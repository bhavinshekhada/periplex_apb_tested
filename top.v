==> flow/design.v <==
module apb_master(
input              pclk,
input              valid,      
input [6:0]        ext_psel,   
input              ext_write,  
input [31:0]       ext_addr,    
input   wire       pready,     
input [31:0]       slv_prdata,
input [31:0]       slv_pwdata,  
input [1:0]        pstrobe,                             
output             psel,       
output             penable,  
output             pwrite,
output [31:0]      pwdataa, 
output [31:0]      prdata,     
output [31:0]      paddr,
output [1:0]       strobe,
output             master_ready
);
reg                r_penable=0;
reg [31:0]         r_prdata=0;
reg [31:0]          r_pwdataa;
reg [6:0]          r_ext_psel;
reg [31:0]         r_ext_addr= 0;
reg                r_ext_write;  
reg [1:0]          r_strobe;    
reg [1:0]          p_state=2'd0;
parameter          IDLE = 2'd0;
parameter          SETUP = 2'd1;
parameter          ACCESS = 2'd2;
always @(posedge pclk) begin
    case (p_state)
       IDLE :       begin             
                        r_penable <= 0;     
                        r_ext_psel <= 7'd0;
                        p_state <= valid ? SETUP : IDLE;
                    end
      SETUP : begin
              r_penable <= 0;
              r_ext_psel <= ext_psel;
              r_ext_addr <= ext_addr;
              r_ext_write <= ext_write;  
              p_state <= ACCESS;
            end
      ACCESS : begin         
                      r_penable <= 1'b1;
                    if(r_ext_write == 1) begin   
                    r_strobe   <= pstrobe;
                    r_pwdataa <= slv_pwdata;
                    end
                    else if (r_ext_write==0)
                      begin
                        r_prdata <= slv_prdata;
                      end
                    if(pready) begin
                    p_state <= IDLE;
                    r_penable <= 1'b0;
                    end
                    else
                    p_state <=ACCESS;
                end
      default: p_state <= IDLE; 
    endcase
  end     
 assign penable = r_penable;
 assign psel = r_ext_psel[0];
 assign pwrite = r_ext_write;
 assign paddr = r_ext_addr;
 assign prdata = r_prdata;
 assign pwdataa= r_pwdataa;
 assign strobe = r_strobe;
 assign master_ready = pready;
endmodule
 module apb_slave(
    input                   pclk,
    input                   psel,      
    input                   penable,       
    input                   pwrite,       
    input wire[31:0]        paddr,        
    input wire[31:0]        pwdata,       
    input[1:0]              p_strobe,
    input                   u_busy,
    output wire [31:0]      pwdata_out,
    output wire [31:0]      prdata_out,
    output reg              dv,
    output reg              pready     
);
  reg [7:0] pready_counter = 8'b0; 
  reg [1:0] s_state = 2'b00;     
  reg [31:0] data_latch;
  reg [31:0] temp;
  parameter IDLE  = 2'b00;
  parameter WRITE = 2'b01;
  parameter READ  = 2'b10;
  always @(posedge pclk) begin
  case (s_state)
        IDLE: begin
          dv <= 0;
          pready <= 0;
          if (penable && pwrite) begin
            s_state <= WRITE;
          end else if (penable && ~pwrite) begin
            s_state <= READ;
          end
        end
        WRITE: begin
            if (psel && penable && pwrite && (pready_counter == 0) && !u_busy) begin
                case (p_strobe)
                    2'b00: data_latch[7:0] <= pwdata[7:0];  
                    2'b01: data_latch[15:0] <= pwdata[15:0];  
                    2'b10: data_latch[23:0] <= pwdata[23:0];  
                    2'b11: data_latch[31:0] <= pwdata[31:0];  
                endcase
                dv <= 1;
                pready <= 1'b1;
                s_state <= IDLE;
                pready_counter <= 1; 
            end else if (!psel || !penable || !pwrite) begin
                s_state <= IDLE;
                pready_counter <= 0; 
            end else if (pready) begin
                pready_counter <= pready_counter + 1; 
            end
        end
       READ: begin
            dv <= 1'b0;
            if (psel && penable && ~pwrite) begin
                case (p_strobe)
                    2'b00: temp <= data_latch[7:0]; 
                    2'b01: temp <= data_latch[15:0];
                    2'b10: temp <= data_latch[23:0];
                    2'b11: temp <= data_latch[31:0];
                endcase
                pready <= 1'b1;
                s_state <= IDLE;
            end
        end
      endcase
  end
  assign prdata_out = temp;
  assign pwdata_out = data_latch;
endmodule
module ctrl_uart (
    input                   clk,
    input [1:0]             s_strobe,
    input  wire [31:0]      data_write,
    input                   enable,
    input                   done, 
    output    reg            busy,
    output  reg              dv, 
    output reg [7:0]         tx_data
);
    reg [1:0] max_counter;
    reg [3:0] state = 0;
    parameter idle = 4'b0000;
    parameter byte1 = 4'b0001;
    parameter byte2 = 4'b0010;
    parameter byte3 = 4'b0011;
    parameter byte4 = 4'b0100;
    parameter ack1 = 4'b0101;
    parameter ack2 = 4'b0110;
    parameter ack3 = 4'b0111;
    parameter ack4 = 4'b1000;
    always @(posedge clk)
    begin
        case(state)
            idle:
        begin
            tx_data <= 0;
            busy <= 0;
            dv <= 0;
            max_counter <= 0;
            if(enable)
                state <= byte1;
            else
                state <= idle;
        end
        byte1: begin
                    busy <= 1;
                    tx_data <= data_write[7:0];
                    dv <= 1;
                    state <= ack1;
               end
        ack1: begin
            dv <= 0;
            if(done)
            begin
                if(max_counter == s_strobe) begin
                        state <= idle;
                        dv <= 0;
                    end
                    else begin
                        state <= byte2;
                        dv <= 0;
                        max_counter <= max_counter + 1;
                    end
            end else begin               
                state <= ack1;
                end
            end
        byte2: begin
                tx_data <= data_write[15:8];
                dv <= 1;
                state <= ack2;
               end
        ack2: begin
                dv <= 0;
                if(done) begin
                    if(max_counter == s_strobe)
                        state <= idle;
                    else begin
                        state <= byte3;
                        dv <= 0;
                        max_counter <= max_counter + 1;
                    end
            end else begin
                state <= ack2;
                end
        end
        byte3: begin
                tx_data <= data_write[23:16];
                dv <= 1;
                state <= ack3;
               end
        ack3: begin
                dv <= 0;
                if(done) begin
                    if(max_counter == s_strobe)
                            state <= idle;
                        else begin
                            state <= byte4;
                            dv <= 0;
                            max_counter <= max_counter + 1;
                        end
                end else begin
                    state <= ack3;
                    end
        end
        byte4: begin
                tx_data <= data_write[31:24];
                dv <= 1;
                state <= ack4;
               end
        ack4: begin
                dv <= 0;
                if(done) begin
                    state <= idle;
                end else begin
                    state <= ack4;
                end
    end
    endcase
    end
endmodule
module encodec(
    input clk,
    input f_empty,              
    input [47:0] i_Data_Frame,
    output o_read_en,   
    input [31:0] i_read_data,   
    input APB_ready, 
    output [31:0] o_addr,       
    output [31:0] o_data,
    output [6:0] o_slave_sel,
    output write,
    output valid,
    output [1:0] strobe,
    output [47:0] fifo_data_frame,
    output fifo_w_en
    );
    reg r_valid;
    reg [7:0] length;
    reg r_write;
    reg [6:0] r_slave_sel;
    reg [31:0] r1_addr, r2_addr, r_data;
    reg [31:0] r_read_data;
    reg [47:0] r_data_frame;
    reg r_read_en = 0;
    reg [7:0] frame_count = 0;
    reg [1:0] r_strobe;
    reg [47:0] r_fifo_data_frame;
    reg r_fifo_w_en;
    reg r1_f_empty = 1, r2_f_empty = 1; 
    parameter IDLE = 4'b0000;
    parameter FIFO_READ = 4'b0001;
    parameter DATA_SAMPLE = 4'B0010;
    parameter DATA_DECODE = 4'b0011;
    parameter W_FIFO_READ = 4'b0100;
    parameter W_DATA_WRITE = 4'b0101;
    parameter W_ACK = 4'b0110;
    parameter R_FIFO_WRITE = 4'b0111;
    parameter R_ADDR = 4'b1000;
    parameter R_DATA_READ = 4'b1001;
    reg [4:0] state = 4'b0;
    always @(posedge clk)
    begin
        r1_f_empty <= f_empty;
        r2_f_empty <= r1_f_empty;
        case (state)
            IDLE:       begin  
                            length <= 0;
                            r_write <= 1'bx;
                            r_slave_sel <= 7'bx;
                            r1_addr <= 32'bx;
                            r2_addr <= 32'bx;
                            r_data <= 32'bx;
                            r_read_data <= 32'bx;
                            r_data_frame <= 48'bx;
                            r_read_en <= 0;
                            frame_count <= 8'b0;
                            r_valid <= 0;
                            r_fifo_w_en = 0;
                            r_fifo_data_frame = 48'bx;
                            r_strobe <=0;
                            if(!r2_f_empty)
                            begin
                                state <= FIFO_READ;
                                r_read_en <= 1;
                            end
                            else
                                state <= IDLE;
                        end
            FIFO_READ:      begin  
                            r_read_en <= 0;
                            r_valid <= 0;
                            r_fifo_w_en <= 0;
                            r_fifo_data_frame <= 48'bx;
                            state <= DATA_SAMPLE;
                        end
            DATA_SAMPLE:    begin  
                                r_read_en <= 0;
                                r_valid <= 0;
                                r1_addr <= i_Data_Frame[31:0];
                                length <= i_Data_Frame[39:32];
                                r_slave_sel <= i_Data_Frame[46:40];
                                r_write <= i_Data_Frame[47];
                                state <= DATA_DECODE;
                            end
            DATA_DECODE:    begin  
                                if(r_write)
                                begin
                                    r_read_en <= 1;
                                    state <= W_FIFO_READ;
                                end
                                else
                                begin
                                    state <= R_FIFO_WRITE;
                                    r_read_en = 0;
                                end
                            end                
            W_FIFO_READ:  begin  
                        r_read_en = 0;
                        state <= W_DATA_WRITE;
                    end                
            W_DATA_WRITE:     begin  
                                r_valid <= 1;
                                r2_addr <= r1_addr;
                                r_strobe <= i_Data_Frame[33:32];
                                r_data <= i_Data_Frame[31:0];
                                r_read_en = 0;
                                r_valid <= 1;
                                state <= W_ACK;
                                frame_count <= frame_count + 1;
                            end
            W_ACK:          begin  
                                if(APB_ready)
                                begin
                                    if(frame_count < length)
                                    begin
                                        r2_addr <= r1_addr;
                                        r1_addr <= r1_addr + 1;
                                        state <= W_FIFO_READ;
                                        r_read_en = 1;
                                        r_valid <= 0;
                                    end
                                    else
                                    begin
                                        frame_count <= 0;
                                        r1_addr <= r1_addr + 1;
                                        if(!r2_f_empty)
                                        begin
                                            state <= FIFO_READ;
                                            r_read_en <= 1;
                                            r_valid <= 0;
                                            r_strobe <= 0;
                                            r_data <= 32'bx;
                                            r2_addr <= 32'bx;
                                        end
                                        else
                                            state <= IDLE;
                                    end
                                end
                                else
                                    state <= W_ACK;
                            end
            R_FIFO_WRITE:     begin  
                                r_fifo_w_en <= 1;
                                r_fifo_data_frame[31:0] <= r1_addr;
                                r_fifo_data_frame[39:32] <= length;
                                r_fifo_data_frame[46:40] <= r_slave_sel;
                                r_fifo_data_frame[47] <= 0;
                                state <= R_ADDR;
                            end
            R_ADDR:      begin  
                                r_fifo_w_en <= 0;
                                r_fifo_data_frame <= 48'bx;
                                r_valid <= 1;
                                r2_addr <= r1_addr;
                                r_valid <= 1;
                                state <= R_DATA_READ;
                                frame_count <= frame_count + 1;
                            end
            R_DATA_READ:          begin  
                                if(APB_ready)
                                begin
                                    if(frame_count < length)
                                    begin
                                        r1_addr <= r1_addr + 1;
                                        r_fifo_w_en = 1;
                                        r_fifo_data_frame[31:0] = i_read_data;
                                        r_fifo_data_frame[47:32] <= 16'h0000;
                                        state <= R_ADDR;
                                        r_valid <= 0;
                                    end
                                    else
                                    begin
                                        frame_count <= 0;
                                        r1_addr <= r1_addr + 1;
                                        if(!r2_f_empty)
                                        begin
                                            state <= FIFO_READ;
                                            r_read_en <= 1;
                                            r_valid <= 0;
                                            r_data <= 32'bx;
                                            r2_addr <= 32'bx;
                                        end
                                        else
                                            state <= IDLE;
                                    end
                                end
                                else
                                    state <= R_DATA_READ;
                            end
        endcase
    end
    assign o_read_en = r_read_en;
    assign o_slave_sel = r_slave_sel;
    assign o_data = r_data;
    assign o_addr = r2_addr;
    assign write = r_write;  
    assign valid = r_valid;
    assign fifo_data_frame = r_fifo_data_frame;
    assign fifo_w_en = r_fifo_w_en;
    assign strobe = r_strobe;
endmodule
module top (
    input         clock_w,
    input         f_empty,
    input  [47:0] i_Data_Frame,
    output        o_read_en,
    output        o_Tx_Active,
    output        o_Tx_Serial,
    output        o_Tx_Done
);
wire        w_apb_ready;
wire [31:0] w_addr;
wire [31:0] w_data;
wire [6:0]  w_psel;
wire        w_write;
wire        w_valid;
wire [1:0]  w_strobe;
wire        p_write;
wire [31:0] r_data;
wire [7:0]  w_tx_byte;
wire        w_pready;
wire        w_dv;
wire [1:0]  wstrobe;
wire        w_busy;
wire [31:0] w_dataout;
wire        w_enable;
wire [31:0] w_paddr;
wire [31:0] w_pwdata;
wire        uart_dv;
wire        s_psel;
encodec dut_encodec (
    .clk(clock_w),
    .f_empty(f_empty),
    .i_Data_Frame(i_Data_Frame),
    .o_read_en(o_read_en),
    .i_read_data(r_data),
    .APB_ready(w_apb_ready),
    .o_addr(w_addr),
    .o_data(w_data),
    .o_slave_sel(w_psel),
    .write(w_write),
    .valid(w_valid),
    .strobe(w_strobe),
    .fifo_data_frame(),
    .fifo_w_en()
);
apb_master apb_master1 (
    .pclk(clock_w),
    .valid(w_valid),
    .ext_psel(w_psel),
    .ext_write(w_write),
    .ext_addr(w_addr),
    .pready(w_pready),
    .slv_prdata(),
    .slv_pwdata(w_data),
    .pstrobe(w_strobe),
    .psel(s_psel),
    .penable(w_enable),
    .pwrite(p_write),
    .pwdataa(w_pwdata),
    .prdata(r_data),
    .paddr(w_paddr),
    .strobe(wstrobe),
    .master_ready(w_apb_ready)
);
apb_slave apb_slave1 (
    .pclk(clock_w),
    .psel(s_psel),
    .penable(w_enable),
    .pwrite(p_write),
    .paddr(w_paddr),
    .pwdata(w_pwdata),
    .p_strobe(wstrobe),
    .u_busy(w_busy),
    .pwdata_out(w_dataout),
    .prdata_out(),
    .dv(w_dv),
    .pready(w_pready)
);
ctrl_uart ctrluart (
    .clk(clock_w),
    .s_strobe(wstrobe),
    .data_write(w_dataout),
    .enable(w_dv),
    .done(o_Tx_Done),
    .busy(w_busy),
    .dv(uart_dv),
    .tx_data(w_tx_byte)
);
uart_tx #(
    .CLKS_PER_BIT(87)
) uarttx_1 (
    .i_Clock(clock_w),
    .i_Tx_DV(uart_dv),
    .i_Tx_Byte(w_tx_byte),
    .o_Tx_Active(o_Tx_Active),
    .o_Tx_Serial(o_Tx_Serial),
    .o_Tx_Done(o_Tx_Done)
);
endmodule
module uart_tx
    #(parameter CLKS_PER_BIT=87)
    (
    input                   i_Clock,
    input                   i_Tx_DV,
    input [7:0]             i_Tx_Byte, 
    output                  o_Tx_Active,
    output reg              o_Tx_Serial,
    output                  o_Tx_Done
    );
    parameter s_IDLE = 3'b000;
    parameter s_TX_START_BIT = 3'b001;
    parameter s_TX_DATA_BITS = 3'b010;
    parameter s_TX_STOP_BIT = 3'b011;
    parameter s_CLEANUP = 3'b100;
    reg [2:0] r_SM_Main = 0;
    reg [10:0] r_Clock_Count = 0;
    reg [2:0] r_Bit_Index = 0;
    reg [8:0] r_Tx_Data = 0;
    reg r_Tx_Done = 0;
    reg r_Tx_Active = 0;
        always @(posedge i_Clock)
    begin
    case (r_SM_Main)
    s_IDLE :
            begin
            o_Tx_Serial <= 1'b1; 
            r_Tx_Done <= 1'b0;
            r_Clock_Count <= 0;
            r_Bit_Index <= 0;
            if (i_Tx_DV == 1'b1)
            begin
            r_Tx_Active <= 1'b1;
            r_Tx_Data <= i_Tx_Byte;
            r_SM_Main <= s_TX_START_BIT;
            end
    else
            r_SM_Main <= s_IDLE;
    end 
    s_TX_START_BIT :
            begin
            o_Tx_Serial <= 1'b0;
            if (r_Clock_Count < CLKS_PER_BIT-1)
            begin
            r_Clock_Count <= r_Clock_Count + 1;
            r_SM_Main <= s_TX_START_BIT;
            end
    else
    begin
            r_Clock_Count <= 0;
            r_SM_Main <= s_TX_DATA_BITS;
            end
            end 
      s_TX_DATA_BITS :
            begin
            o_Tx_Serial <= r_Tx_Data[r_Bit_Index];
            if (r_Clock_Count < CLKS_PER_BIT-1)
            begin
            r_Clock_Count <= r_Clock_Count + 1;
            r_SM_Main <= s_TX_DATA_BITS;
            end
    else
            begin
            r_Clock_Count <= 0;
            if (r_Bit_Index < 7)
            begin
            r_Bit_Index <= r_Bit_Index + 1;
            r_SM_Main <= s_TX_DATA_BITS;
            end
    else
            begin
            r_Bit_Index <= 0;
            r_SM_Main <= s_TX_STOP_BIT;
            end
            end
            end 
      s_TX_STOP_BIT :
            begin
            o_Tx_Serial <= 1'b1;
            if (r_Clock_Count < CLKS_PER_BIT-1)
            begin
            r_Clock_Count <= r_Clock_Count + 1;
            r_SM_Main <= s_TX_STOP_BIT;
            end
    else
            begin
            r_Tx_Done <= 1'b1;
            r_Clock_Count <= 0;
            r_SM_Main <= s_CLEANUP;
            r_Tx_Active <= 1'b0;
            end
            end 
    s_CLEANUP :
            begin
            r_Tx_Done <= 1'b1;
            r_SM_Main <= s_IDLE;
            end
    default :
            r_SM_Main <= s_IDLE;
    endcase
    end
        assign o_Tx_Active = r_Tx_Active;
        assign o_Tx_Done = r_Tx_Done;
    endmodule
-- Reports on top
Tool output for the design above, in the order of the flow.
Lines are those of the file above, counted from 1.
Library cell names are shortened.
The mark n/a stands for no value.
- top: top
- clock input: clock_w
- library: sky130hd
- timing corner: tt_025C_1v80

-- Word-level counts
Yosys after proc, flatten, opt, wreduce and memory -nomap, before mapping. Memory bits, and registers merged into a memory's read port (data or address), are not among the register bits. Print and check cells are not counted.
- register bits: 188
- latch bits at 0
- noted bits in writable memories: 0
- bits in read-only memories at 0
- word width x clocked read ports: 0
- noted memories: 0
- output and inout port bits: 4
- noted elaborated cells: 252
- noted add/subtract/negate cells: 5
- $mul at 0
- noted divide/modulo/power cells: 0
- order comparisons: 3
- equal/unequal tests: 47
- shifts and indexed selects: 1
- mux-type cells at 81
- noted bitwise logic cells: 1
- reduce/logical cells: 76
- operators with widths (cell ; number):
    5-bit parallel mux with 10-bit select ; 1
    8-bit parallel mux with 5-bit select ; 1
    4-bit parallel mux with 9-bit select ; 1
    32-bit 2-to-1 mux ; 1
    8-bit 2-to-1 mux ; 4
    2-bit 2-to-1 mux ; 15
    3-bit AND reduction ; 8
    8-bit parallel mux with 3-bit select ; 1
    1-bit 2-to-1 mux ; 24
    11-bit parallel mux with 2-bit select ; 1
    4-bit nonzero test ; 5
    5-bit by 3-bit equality test with 1-bit output with constant B ; 4
    5-bit 2-to-1 mux ; 4
    2-bit inequality test with constant B ; 9
    2-bit parallel mux with 3-bit select ; 3
    2-bit nonzero test ; 8
    4-bit by 3-bit equality test with 1-bit output with constant B ; 4
    4-bit AND reduction ; 4
    8-bit by 1-bit adder with 8-bit output with constant B ; 2
    8-bit parallel mux with 2-bit select ; 1
    4-bit 2-to-1 mux ; 4
    3-bit nonzero test ; 5
    3-bit 2-to-1 mux ; 5
    2-bit AND reduction ; 7
    2-bit OR reduction ; 7
    2-bit by 1-bit inequality test with 1-bit output with constant B ; 6
    3-bit OR reduction ; 4
    4-bit OR reduction ; 3
Other operator kinds: 41; their cells: 72.

-- Longest topological paths
Longest topological path by Yosys (ltp), each cell counted once; first at word level (registers and memories cut), then after technology mapping (sequential cells cut; the memories' decode and read muxes count).
- noted depth after elaboration: 6
- noted ABC_AREA: 0
- depth in mapped cells: 7
- depth with buffers taken out at 7

-- Synthesis result
The flow's flattened synthesis, as Yosys stat reports it; memories are mapped. The netlist is that of the ABC_AREA named above (0 if unset); the other value can give another one.
The area totals of this step are shown rounded.
- cells in the netlist at 519
- cell area after synthesis at 7570 um^2
- sequential part of the area: 5550 um^2
- noted flip-flops: 187
- cells by type (cell ; number ; area in all (um^2)):
    edfxtp_1 ; 180 ; 5.41E+03
    ha_1 ; 16 ; 200.192
    nor2_1 ; 48 ; 180.173
    dfxtp_1 ; 7 ; 140.134
    a22oi_1 ; 16 ; 120.115
    and3_1 ; 18 ; 112.608
    inv_1 ; 26 ; 97.594
    nand2_1 ; 26 ; 97.594
    xnor2_1 ; 11 ; 96.342
    a21oi_1 ; 19 ; 95.091
    xor2_1 ; 10 ; 87.584
    nand3_1 ; 17 ; 85.082
    clkbuf_1 ; 19 ; 71.318
    o21ai_0 ; 13 ; 65.062
    and2_1 ; 9 ; 56.304
    o22ai_1 ; 8 ; 50.048
    mux4_2 ; 2 ; 45.043
    nand2b_1 ; 7 ; 43.792
Not listed: further types 32, cells in them 67.
The figures by module come from a second, unflattened synthesis with its own total; it is not the netlist above.
- noted cell total of the unflattened synthesis: 1025
- area total of the unflattened synthesis: 16000 um^2
Rows give one instance, submodules left out.
- modules (module ; instances ; cells ; area (um^2) ; seq. area (um^2)):
    encodec ; 1 ; 557 ; 7720 ; 5330
    apb_master ; 1 ; 115 ; 3140 ; 3070
    apb_slave ; 1 ; 161 ; 2850 ; 2280
    uart_tx (CLKS_PER_BIT=87) ; 1 ; 94 ; 1250 ; 811
    ctrl_uart ; 1 ; 98 ; 1030 ; 480
    top ; 1 ; 0 ; 0.0 ; 0.0

-- Timing after synthesis
OpenSTA on the mapped netlist: ideal clock, no wires. The path of least setup slack (recovery checks aside). Input and output delay are each 20% of the period. Register names are those of the netlist, which keeps one name where synthesis merged equal registers.
- kind: register to register
- start: register dut_encodec.frame_count[2]
- end: register dut_encodec.r_data[0]
- clock period: 6.37 ns
- noted data arrival time: 3.641 ns
- data required time at 5.904 ns
- path slack at 2.263 ns
- noted delay of the path: 4.107 ns
- stages on the path: 7
- noted synthesis period reached: 4.107 ns
"delay of the path" = arrival - input delay + setup time.
"stages on the path": output pins that drive a net of the path, with the launching flip-flop's if there is one; two outputs of one cell count as two.
"synthesis period reached" = period - worst setup slack (recovery checks aside). The figure is calculated, with input and output delays left at 20% of the set period.
Between the ends stands the longest chain of elaborated cells between them, by number of cells; it is not shown to be the way that was timed. Of several equally long chains one is given.
A line is the first line of the expression or statement that the cell stems from. Yosys adds cells for indexed reads and writes and turns some case tables into memories.
A register here has more assigning lines than the two given.
- path through: edfxtp_1 > ha_1 > o21a_1 > nor2_1 > o31ai_4 > nand2_1 > o21ai_0
- cells in the longest elaborated chain at 3
- elaborated cells on any way between the ends at 3
- classes of those cells: compare: 1; eq/ne: 1; reduce/logical: 1
- ends and longest elaborated chain, post-synthesis (item ; RTL line ; text):
    start, declared ; 279 ; reg [7:0] frame_count = 0;
    start, assigned ; 363 ; frame_count <= frame_count + 1;
    start, assigned ; 411 ; frame_count <= frame_count + 1;
    8-bit less-than comparator ; 368 ; if(frame_count < length)
    2-bit inequality test ; n/a ;
    4-bit AND reduction ; n/a ;
    end, assigned ; 359 ; r_data <= i_Data_Frame[31:0];
    end, assigned ; 386 ; r_data <= 32'bx;
    end, declared ; 275 ; reg [31:0] r1_addr, r2_addr, r_data;

-- Path in the finished layout
From the final timing report of job 2: the path of least setup slack in the routed layout; clock arrival at registers is part of the times.
- kind: register to register
- start: register apb_slave1.pready_counter[0]
- end: register apb_slave1.data_latch[31]
- clock period: 4.58 ns
- noted data arrival time: 2.91 ns
- data required time at 4.66 ns
- path slack at 1.75 ns
- stages on the path: 8
Between the ends stands the longest chain of elaborated cells between them, by number of cells; it is not shown to be the way that was timed. Of several equally long chains one is given.
A register here has more assigning lines than the two given.
- path through: edfxtp_1 > inv_1 > ha_1 > nor4b_1 > and2_1 > nand3_1 > nor2_1 > and2_1
- cells in the longest elaborated chain at 4
- elaborated cells on any way between the ends at 4
- noted RTL lines with such cells: 1
- classes of those cells: reduce/logical: 4
- ends and longest elaborated chain, after layout (item ; RTL line ; text):
    start, declared ; 88 ; reg [7:0] pready_counter = 8'b0;
    start, assigned ; 117 ; pready_counter <= 1;
    start, assigned ; 122 ; pready_counter <= pready_counter + 1;
    8-bit logical NOT ; 107 ; if (psel && penable && pwrite && (pready_counter == 0) && !u_busy) begin
    1-bit logical AND (2 in a row) ; 107 ;
    3-bit AND reduction ; n/a ;
    end, assigned ; 112 ; 2'b11: data_latch[31:0] <= pwdata[31:0];
    end, declared ; 90 ; reg [31:0] data_latch;

Subject: top on sky130hd, stored results

Hello all,

Stored flow runs of top (2 of them; Yosys, OpenROAD, sky130hd). They differ in their settings and are not a sequence. Constraints: input delay and output delay 20% of the set period each, output load 0.01 pF.
"power": no workload was simulated; the value follows from the tool's default switching activity.
Results are given in rounded form.

Job 1
Settings were period_ns = 6.55; CORE_UTILIZATION = 64; PLACE_DENSITY_LB_ADDON = 0.0; CELL_PAD_IN_SITES_GLOBAL_PLACEMENT = 2; TNS_END_PERCENT = 40; GPL_ROUTABILITY_DRIVEN = 0; MIN_ROUTING_LAYER = met1; MAX_ROUTING_LAYER = met5; CAP_MARGIN = 20; CORE_MARGIN = 2; SLEW_MARGIN = 20
- no final report: placement broke off with FLW-0024

Job 2
Settings were period_ns = 4.58; CORE_UTILIZATION = 16; CAP_MARGIN = 20; CORE_MARGIN = 2; SLEW_MARGIN = 20
- noted the post-route worst hold slack: 0.329 ns
- power: 5980 µW
- total die area: 49100 um^2
- standard-cell area after routing at 9360 um^2
- total negative slack: 0.000 ns
- noted the chip area in the Yosys report: 7570 um^2
- noted the setup slack of the critical path: 1.75 ns

Thanks
